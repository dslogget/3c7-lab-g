==> flow/design.v <==
module stop_watch_if
   (
    input wire clk,
    input wire up, down, clr,  
    output wire [3:0] d3, d2, d1, d0  
   );
   localparam  DVSR = 10000000;
   reg [23:0] ms_reg;
   wire [23:0] ms_next;
   reg [3:0] d3_reg, d2_reg, d1_reg, d0_reg;
   reg [3:0] d3_next, d2_next, d1_next, d0_next;
   wire ms_tick;
   always @(posedge clk)
   begin
      ms_reg <= ms_next;
      d3_reg <= d3_next;  
      d2_reg <= d2_next;
      d1_reg <= d1_next;
      d0_reg <= d0_next;
   end
   assign ms_next = up ? ((clr || (ms_reg==DVSR && up)) ? 4'b0 :
                    (up) ? ms_reg + 1 :
                           ms_reg) : 
                           ((clr || (ms_reg==0 && down)) ? DVSR :
                                               (down) ? ms_reg - 1 :
                                                      ms_reg);
   assign ms_tick = (ms_reg==DVSR) ? 1'b1 : 1'b0;
   always @*
   begin
      d0_next = d0_reg;
      d1_next = d1_reg;
      d2_next = d2_reg;
      d3_next = d3_reg;
      if (clr)
         begin
            d0_next = 4'b0;
            d1_next = 4'b0;
            d2_next = 4'b0;
            d3_next = 4'b0;  
         end
      else if (ms_tick && (up || down))  
      begin
         if (d0_reg != 9 && up)
            d0_next = d0_reg + 1;
         else if (d0_reg != 0 && down)
            d0_next = d0_reg - 1;
         else              
            begin
               d0_next = up ? 4'b0 : 4'd9;
               if (d1_reg != 9 && up)
                  d1_next = d1_reg + 1;
               else if (d1_reg != 0 && down)
                    d1_next = d1_reg - 1;
               else
                  begin
                     d1_next = up ? 4'b0 : 4'd9;
                     if (d2_reg != 5 && up)
                        d2_next = d2_reg + 1;
                     else if (d2_reg != 0 && down)
                        d2_next = d2_reg - 1;
                     else  
                        begin
                            d2_next = up ? 4'b0 : 4'd5;
                            if(d3_reg != 9 && up) 
                                    d3_next = d3_reg + 1;
                            else if (d3_reg != 0 && down)
                                    d3_next = d3_reg - 1;
                            else  
                                d3_next = up ? 4'b0 : 4'd9;
                        end
                  end
            end
      end
   end
   assign d0 = d0_reg;
   assign d1 = d1_reg;
   assign d2 = d2_reg;
   assign d3 = d3_reg;
endmodule
[Reports on stop_watch_if]
What the tools print for stop_watch_if, step after step.
Line numbers count from 1 in the design file above.
Operators carry their Yosys type and port widths (W data, S select, Z words).
The mark n/a stands for no value.
Design
  design top: stop_watch_if
  clock port: clk
  cell library: sky130hd
  library corner: tt_025C_1v80

[Word level]
Yosys after proc, flatten, opt, wreduce and memory -nomap, before mapping. Memory bits, and registers merged into a memory's read port (data or address), are not among the register bits. Print and check cells are not counted. Equal cells are merged and count once.
Storage and ports
  register bits after elaboration: 40
  word-level cells: 64
  output and inout port bits: 16
Operators by class
  equal/unequal tests: 5
  add/sub/neg operators: 10
  reductions and logical operators: 23
  bitwise operators: 6
  muxes and demuxes: 15
Operators by type and width (count)
  $mux W24: 4
  $mux W4: 9
  $add A24 B1 Y24 const B: 1
  $sub A24 B1 Y24 const B: 1
  $eq A24 B24 Y1 const B: 1
  $logic_not A24 Y1: 1
  $add A4 B1 Y4 const B: 4
  $sub A4 B1 Y4 const B: 4
  $reduce_bool A4 Y1: 4
  $ne A4 B4 Y1 const B: 3
  $logic_and A1 B1 Y1: 11
  $reduce_and A7 Y1: 1
  $not A1 Y1: 6
  $reduce_and A5 Y1: 1
  $ne A4 B3 Y1 const B: 1
  $logic_or A1 B1 Y1: 3
  $reduce_and A3 Y1: 1
  $reduce_bool A3 Y1: 1
  $mux W3: 1
  $mux W1: 1

[Longest topological paths]
Depth = most cells in a row (Yosys ltp): at word level without a register or memory, in the mapped netlist without a sequential cell, where the memories' decode and read muxes count.
Depth
  word-level depth: 5
  ABC_AREA: 0
  mapped depth: 9
  gate-level depth less buffers: 7

[Netlist]
Yosys stat after the flow's synthesis: flattened, memories mapped to cells. It holds for the ABC_AREA given above (unset counts as 0); a run with the other value may have another netlist.
Cell types (count)
  sky130_fd_sc_hd__edfxtp_1: 24
  sky130_fd_sc_hd__dfxtp_1: 16
  sky130_fd_sc_hd__ha_1: 15
  sky130_fd_sc_hd__a21oi_1: 27
  sky130_fd_sc_hd__clkbuf_1: 30
  sky130_fd_sc_hd__nand3_1: 20
  sky130_fd_sc_hd__o21ai_0: 20
  sky130_fd_sc_hd__a211oi_1: 13
  sky130_fd_sc_hd__nor3_1: 18
  sky130_fd_sc_hd__nor2_1: 23
  sky130_fd_sc_hd__nand2_1: 22
  sky130_fd_sc_hd__a221oi_1: 9
  sky130_fd_sc_hd__a22oi_1: 10
  sky130_fd_sc_hd__nor4_1: 12
  sky130_fd_sc_hd__inv_1: 19
  sky130_fd_sc_hd__nand4_1: 10
  sky130_fd_sc_hd__xor2_1: 7
  sky130_fd_sc_hd__nand3b_1: 8
Other cell types: 50; their cells: 140.
Mapped netlist
  buffer cells: 37
  cells in the netlist: 443
  area of sequential cells: 1041.0 um2
  cell area after synthesis: 3657.3 um2
  flip-flops: 40

[Timing after synthesis]
Source: OpenSTA report_checks on the synthesized netlist (no wires, ideal clock, input and output delay 20% of the period each), path of least setup slack; recovery checks are left aside. Register names are those of the netlist, which keeps one name where synthesis merged equal registers.
Timing path post-synthesis
  path type: input-to-reg
  start: input up
  end: register ms_reg[0]
  arrival: 2.300 ns
  stages on the path: 4
  library setup time: 0.381 ns
  path buffers: 3
  delay of the path: 1.819 ns
  input delay: 0.862 ns
  path slack: 1.628 ns
  period: 4.31 ns
  time at the first pin: 0.862 ns
  synthesis period reached: 2.682 ns
"delay of the path" is the arrival time less input delay plus setup time.
"stages on the path" counts driving pins, that of a launching flip-flop among them; a cell with two outputs on the path counts twice.
"synthesis period reached" = period - worst setup slack (recovery checks aside). The figure is calculated, with input and output delays left at 20% of the set period.
Between the ends stands the longest chain of elaborated cells between them, by number of cells; it is not shown to be the way that was timed. Of several equally long chains one is given.
A line is the first line of the expression or statement that the cell stems from. Yosys adds cells for indexed reads and writes and turns some case tables into memories.
Only ways into the end's enable, where the timed path ends, are counted here.
Between the ends, post-synthesis
  cell sequence: sky130_fd_sc_hd__clkbuf_1 -> sky130_fd_sc_hd__clkbuf_1 -> sky130_fd_sc_hd__clkbuf_1 -> sky130_fd_sc_hd__or3_1
  length of the longest elaborated chain: 1
  elaborated cells between the ends (all ways): 1
  source lines of those cells: 0
RTL lines, path post-synthesis
  start: declaration: line 4  | input wire up, down, clr,
  $reduce_bool A3 Y1
  end: assignment: line 15  | ms_reg <= ms_next;
  end: declaration: line 8  | reg [23:0] ms_reg;

[Timing after layout]
Path of least setup slack in the final report of run A (OpenROAD, finished layout, wires in). Where an end is a register, its clock arrival counts in the times.
Timing path post-layout
  path type: reg-to-reg
  start: register ms_reg[11]
  end: register ms_reg[19]
  period: 2.46 ns
  stages on the path: 6
  library setup time: 0.25 ns
  path buffers: 0
  time at the first pin: 0.30 ns
  path slack: 0.16 ns
  arrival: 2.34 ns
Between the ends stands the longest chain of elaborated cells between them, by number of cells; it is not shown to be the way that was timed. Of several equally long chains one is given.
Ways into the end's enable are left out, as the timed path ends at the data pin.
Between the ends, post-layout
  cell sequence: sky130_fd_sc_hd__edfxtp_1 -> sky130_fd_sc_hd__or4_4 -> sky130_fd_sc_hd__nand4b_1 -> sky130_fd_sc_hd__or4_4 -> sky130_fd_sc_hd__mux2i_1 -> sky130_fd_sc_hd__o211ai_1
  length of the longest elaborated chain: 5
  elaborated cells between the ends (all ways): 12
RTL lines, path post-layout
  start: declaration: line 8  | reg [23:0] ms_reg;
  start: assignment: line 15  | ms_reg <= ms_next;
  $logic_not A24 Y1: line 24  | ((clr || (ms_reg==0 && down)) ? DVSR :
  $logic_and A1 B1 Y1: line 24
  $logic_or A1 B1 Y1: line 24
  $mux W24: line 24
  $mux W24: line 21  | assign ms_next = up ? ((clr || (ms_reg==DVSR && up)) ? 4'b0 :
  end: assignment: line 15
  end: declaration: line 8

FLOW RESULTS
============

Stored flow runs of stop_watch_if (2 of them; Yosys, OpenROAD, sky130hd). They differ in their settings and are not a sequence. Constraints: input delay and output delay 20% of the set period each, output load 0.01 pF.
"achieved clock period (ns)" = clock period - worst setup slack. The figure is calculated, with input and output delays left at 20% of the set period.
"worst setup path time (ns)" = time allowed to the worst setup path (clock period - input delay - output delay, where it has them) - its slack; a late launch clock adds to it, a late capture clock takes from it.

Flow files of run A
==> flow/run.sh <==
#!/bin/bash
# the make line also repeats the synthesis and layout settings of config.mk as NAME=value (left out here)
make -C /OpenROAD-flow-scripts/flow DESIGN_CONFIG=/design/flow/config.mk WORK_HOME=/design/flow/orfs CLKGATE_MAP_FILE= finish
==> flow/config.mk <==
export PLATFORM = sky130hd
export DESIGN_NAME = stop_watch_if
export DESIGN_NICKNAME = stop_watch_if
export VERILOG_FILES = /design/flow/design.v
export SDC_FILE = /design/flow/constraint.sdc
export NUM_CORES = 4
export LEC_CHECK = 0
export CAP_MARGIN = 20
export CORE_MARGIN = 2
export CORE_UTILIZATION = 40
export SETUP_SLACK_MARGIN = 0.27
export SLEW_MARGIN = 20
==> flow/constraint.sdc <==
create_clock -name core_clock -period 2.46 [get_ports {clk}]
set_input_delay 0.4920 -clock core_clock [delete_from_list [all_inputs] [get_ports {clk}]]
set_output_delay 0.4920 -clock core_clock [all_outputs]
set_load 0.01 [all_outputs]

report of run A
yosys chip area after synthesis (um^2): 3657.3
finish__design__die__area: 9924.1
finish__design__instance__utilization: 0.5610
finish__timing__setup__ws: 0.163
finish__timing__hold__ws: 0.536
achieved clock period (ns): 2.297
worst setup path time (ns): 2.30
worst setup path kind: reg-to-reg

Flow files of run B
==> flow/run.sh <==
#!/bin/bash
# the make line also repeats the synthesis and layout settings of config.mk as NAME=value (left out here)
make -C /OpenROAD-flow-scripts/flow DESIGN_CONFIG=/design/flow/config.mk WORK_HOME=/design/flow/orfs CLKGATE_MAP_FILE= finish
==> flow/config.mk <==
export PLATFORM = sky130hd
export DESIGN_NAME = stop_watch_if
export DESIGN_NICKNAME = stop_watch_if
export VERILOG_FILES = /design/flow/design.v
export SDC_FILE = /design/flow/constraint.sdc
export NUM_CORES = 4
export LEC_CHECK = 0
export CAP_MARGIN = 40
export CELL_PAD_IN_SITES_GLOBAL_PLACEMENT = 0
export CORE_ASPECT_RATIO = 1.6
export CORE_MARGIN = 2
export CORE_UTILIZATION = 65
export GPL_ROUTABILITY_DRIVEN = 1
export MAX_ROUTING_LAYER = met5
export PLACE_DENSITY_LB_ADDON = 0.15
export SETUP_SLACK_MARGIN = 0.49
export SLEW_MARGIN = 20
export TNS_END_PERCENT = 70
==> flow/constraint.sdc <==
create_clock -name core_clock -period 2.33 [get_ports {clk}]
set_input_delay 0.4660 -clock core_clock [delete_from_list [all_inputs] [get_ports {clk}]]
set_output_delay 0.4660 -clock core_clock [all_outputs]
set_load 0.01 [all_outputs]

report of run B: did not finish, route, GRT-0232
