==> flow/design.v <==
module disp_hex_mux
   (
    input wire clk, reset,
    input wire [3:0] hex3, hex2, hex1, hex0,   
    input wire [4:0] dp_in,              
    output reg [3:0] an,   
    output reg [7:0] sseg  
   );
   localparam N = 18;
   reg [N-1:0] q_reg;
   wire [N-1:0] q_next;
   reg [3:0] hex_in;
   reg dp;
   always @(posedge clk, posedge reset)
      if (reset)
         q_reg <= 0;
      else
         q_reg <= q_next;
   assign q_next = q_reg + 1;
   always @*
      case (q_reg[N-1:N-2])
         2'b00:
            begin
               an =  4'b1110;
               hex_in = hex0;
               dp = dp_in[0];
            end
         2'b01:
            begin
               an =  4'b1101;
               hex_in = hex1;
               dp = dp_in[1];
            end
         2'b10:
            begin
               an =  4'b1011;
               hex_in = hex2;
               dp = dp_in[2];
            end
         default:
            begin
               an =  4'b0111;
               hex_in = hex3;
               dp = dp_in[3];
            end
       endcase
   always @*
   begin
      case(hex_in)
         4'h0: sseg[6:0] = 7'b0000001;
         4'h1: sseg[6:0] = 7'b1001111;
         4'h2: sseg[6:0] = 7'b0010010;
         4'h3: sseg[6:0] = 7'b0000110;
         4'h4: sseg[6:0] = 7'b1001100;
         4'h5: sseg[6:0] = 7'b0100100;
         4'h6: sseg[6:0] = 7'b0100000;
         4'h7: sseg[6:0] = 7'b0001111;
         4'h8: sseg[6:0] = 7'b0000000;
         4'h9: sseg[6:0] = 7'b0000100;
         4'ha: sseg[6:0] = 7'b0001000;
         4'hb: sseg[6:0] = 7'b1100000;
         4'hc: sseg[6:0] = 7'b0110001;
         4'hd: sseg[6:0] = 7'b1000010;
         4'he: sseg[6:0] = 7'b0110000;
         4'hf: sseg[6:0] = 7'b0111000;
         default: sseg[6:0] = 7'b1111111;  
     endcase
     sseg[7] = dp;
   end
endmodule
# [Step by step through the tools: disp_hex_mux]
# What the tools print for disp_hex_mux, step after step.
# Lines are those of the file above, counted from 1.
# Library cell names are shortened.
# The mark - stands for no value.
[setup] top_module="disp_hex_mux" clock="clk" lib="sky130hd" lib_corner="tt_025C_1v80"

# [After elaboration]
# Counts by Yosys on the flattened word-level netlist (proc, flatten, opt, wreduce; memories kept). Register bits leave out memories and registers merged into their read ports (data or address); mux counts leave out enables and synchronous resets folded into registers. Print and check cells are left out. Cells with the same type and inputs are merged into one.
# Yosys's memory passes give these memory sizes; they may raise the number of words (mostly to a power of two), join words into wider ones and drop unused or constant bits.
[word_totals] inputBits=23 output_inout_bits=12 regBits=18 memories=1 rom_bits=112 elab_cells=9
[classes] eq_ne=2 addsub=1 reduce_logical=1 mux=3
[mem_list] memory="(no name shown)" words=16 word_bits=7 read_ports=1 write_ports=0 line_no=49 source="case(hex_in)"
[op_table] operator="4-bit parallel mux with 3-bit select" n=2
[op_table] operator="18-bit by 1-bit adder with 18-bit output (second input constant)" n=1
[op_table] operator="1-bit parallel mux with 3-bit select" n=1
[op_table] operator="2-bit by 1-bit equality test with 1-bit output (second input constant)" n=1
[op_table] operator="2-bit equality test (second input constant)" n=1
[op_table] operator="2-bit logical NOT" n=1

# [Depth]
# Longest topological path by Yosys (ltp), each cell counted once; first at word level (registers and memories cut), then after technology mapping (sequential cells cut; the memories' decode and read muxes count).
[depth] word_depth=2 abc_area=0 ltp_mapped=8 mapped_depth_nobuf=7

# [After synthesis]
# The flow's flattened synthesis, as Yosys stat reports it; memories are mapped. The netlist is that of the ABC_AREA named above (0 if unset); the other value can give another one.
[mapped] sequential_area_um2=450.4 n_buf=4 flip_flops=18 mapped_cells=108 area_um2=1182.4
[by_type] cell="dfrtp_1" n=18 area_total_um2=450.432
[by_type] cell="xnor2_1" n=12 area_total_um2=105.101
[by_type] cell="ha_1" n=7 area_total_um2=87.584
[by_type] cell="mux4_1" n=3 area_total_um2=78.826
[by_type] cell="mux4_2" n=3 area_total_um2=67.565
[by_type] cell="xor2_1" n=4 area_total_um2=35.034
[by_type] cell="nand2_1" n=9 area_total_um2=33.782
[by_type] cell="nand4_1" n=5 area_total_um2=31.28
[by_type] cell="inv_1" n=8 area_total_um2=30.029
[by_type] cell="nand3_1" n=5 area_total_um2=25.024
[by_type] cell="buf_6" n=2 area_total_um2=22.522
[by_type] cell="o22ai_1" n=3 area_total_um2=18.768
[by_type] cell="mux2_4" n=1 area_total_um2=15.014
[by_type] cell="nor2_1" n=4 area_total_um2=15.014
[by_type] cell="o21a_1" n=2 area_total_um2=15.014
[by_type] cell="nor2b_4" n=1 area_total_um2=13.763
[by_type] cell="nand2b_1" n=2 area_total_um2=12.512
[by_type] cell="nor4_1" n=2 area_total_um2=12.512
# Not listed: further types 15, cells in them 17.

# [Worst setup path after synthesis]
# Path of least setup slack by OpenSTA after synthesis, without wires, with an ideal clock, recovery checks aside; 20% of the period is set as input and as output delay. Where synthesis merged equal registers, the netlist keeps one of their names.
[synth_timing] path_kind="in2out" startpoint="input port hex3[1]" endpoint="output port sseg[3]" required_time_ps=2328 stages=7 path_delay_ps=1205 t_arrival_ps=1787 tclk_ps=2910 slack_ps=541 n_path_buf=0 launch_ps=582 in_delay_ps=582 output_delay_ps=582 period_less_setup_slack_ps=2369
# "path_delay_ps" is the arrival time less input delay plus setup time.
# At an output port there is no setup time.
# "stages": output pins that drive a net of the path, with the launching flip-flop's if there is one; two outputs of one cell count as two.
# "period_less_setup_slack_ps" is the clock period less the worst setup slack; recovery checks do not enter. This is arithmetic on one report: input and output delays are still those of the set period (20% each).
# Between the ends stands the longest chain of elaborated cells between them, by number of cells; it is not shown to be the way that was timed. Of several equally long chains one is given.
# Each line given opens the expression or statement behind the cell; cells for indexed reads and writes are added by Yosys, which also makes memories of some case tables.
# A memory read counts as a cell of the chain, while the word-level depth stops at memories.
[synth_via] path_cell_list="mux4_2 > inv_1 > ha_1 > inv_1 > nor2_1 > a211oi_1 > a31oi_1" elab_chain_cells=2 cone_cells=2 lines_between=2 classes_between="mux (1); memory (1)"
[synth_lines] element="from (decl)" line_no=4 source="input wire [3:0] hex3, hex2, hex1, hex0,"
[synth_lines] element="4-bit parallel mux with 3-bit select" line_no=21 source="case (q_reg[N-1:N-2])"
[synth_lines] element="memory 16 x 7 bit" line_no=49 source="case(hex_in)"
[synth_lines] element="to (decl)" line_no=7 source="output reg [7:0] sseg"

# [Timing after layout]
# From the final timing report of flow run B: the path of least setup slack in the routed layout; clock arrival at registers is part of the times.
# The report prints the path's times to 10 ps; the period is as set.
[layout_timing] path_kind="reg2out" startpoint="register q_reg[16]" endpoint="output port sseg[3]" output_delay_ps=510 launch_ps=280 tclk_ps=2530 n_path_buf=2 slack_ps=-180 stages=8 required_time_ps=2020 t_arrival_ps=2200
# Between the ends stands the longest chain of elaborated cells between them, by number of cells; it is not shown to be the way that was timed. Of several equally long chains one is given.
# A memory read counts as a cell of the chain, while the word-level depth stops at memories.
[layout_via] path_cell_list="dfrtp_1 > buf_6 > mux4_2 > inv_4 > ha_4 > a211oi_2 > a31oi_2 > buf_2" elab_chain_cells=3 cone_cells=5 lines_between=2 classes_between="eq/ne (2); mux (1); reduce/logical (1); memory (1)"
[layout_lines] element="from (decl)" line_no=10 source="reg [N-1:0] q_reg;"
[layout_lines] element="from (assign)" line_no=16 source="q_reg <= 0;"
[layout_lines] element="from (assign)" line_no=18 source="q_reg <= q_next;"
[layout_lines] element="2-bit equality test" line_no=21 source="case (q_reg[N-1:N-2])"
[layout_lines] element="4-bit parallel mux with 3-bit select" line_no=21
[layout_lines] element="memory 16 x 7 bit" line_no=49 source="case(hex_in)"
[layout_lines] element="to (decl)" line_no=7 source="output reg [7:0] sseg"

2 stored runs of disp_hex_mux in the flow (synthesis by Yosys, layout by OpenROAD, sky130hd cells), in arbitrary order. Constraints: input delay and output delay 20% of the set period each, output load 0.01 pF.
"achieved clock period" means the clock period less the worst setup slack. The figure is calculated, with input and output delays left at 20% of the set period.
"worst setup path time" means the part of the period allowed to the worst setup path (the constraints hold back 20% at inputs and 20% at outputs) less its slack; where the path has registers, the arrival times of their clocks count too.
"power" is the tool's figure for a default switching activity; nothing was simulated.
"worst setup path time" is given in steps of 10 ps.
[flow run A] settings: period_ns=4.08, CORE_UTILIZATION=52, PLACE_DENSITY_LB_ADDON=0.3, CELL_PAD_IN_SITES_DETAIL_PLACEMENT=2, ABC_AREA=1, GPL_TIMING_DRIVEN=1, CTS_CLUSTER_DIAMETER=387, SLEW_MARGIN=20, MIN_ROUTING_LAYER=met2, MAX_ROUTING_LAYER=met5, CAP_MARGIN=20, CORE_MARGIN=2
[flow run A] result: did not finish, placement stopped with DPL-0033
[flow run B] settings: period_ns=2.53, CORE_UTILIZATION=47, SETUP_SLACK_MARGIN=0.38, PLACE_DENSITY_LB_ADDON=0.14, HOLD_SLACK_MARGIN=0.09, CORE_MARGIN=8, CELL_PAD_IN_SITES_GLOBAL_PLACEMENT=0, GPL_TIMING_DRIVEN=0, GPL_ROUTABILITY_DRIVEN=1, CAP_MARGIN=5, MIN_ROUTING_LAYER=met1, MAX_ROUTING_LAYER=met4, SLEW_MARGIN=20
[flow run B] result: chip area after synthesis (Yosys) 1182.4 um2, die area 4376.5 um2, standard-cell area of the final layout 1774.2 um2, utilization 72.9%, worst setup slack after layout -180 ps, total negative slack -788 ps, worst hold slack 486 ps, power 549.6 uW, achieved clock period 2710 ps, worst setup path time 2200 ps, worst setup path kind reg2out
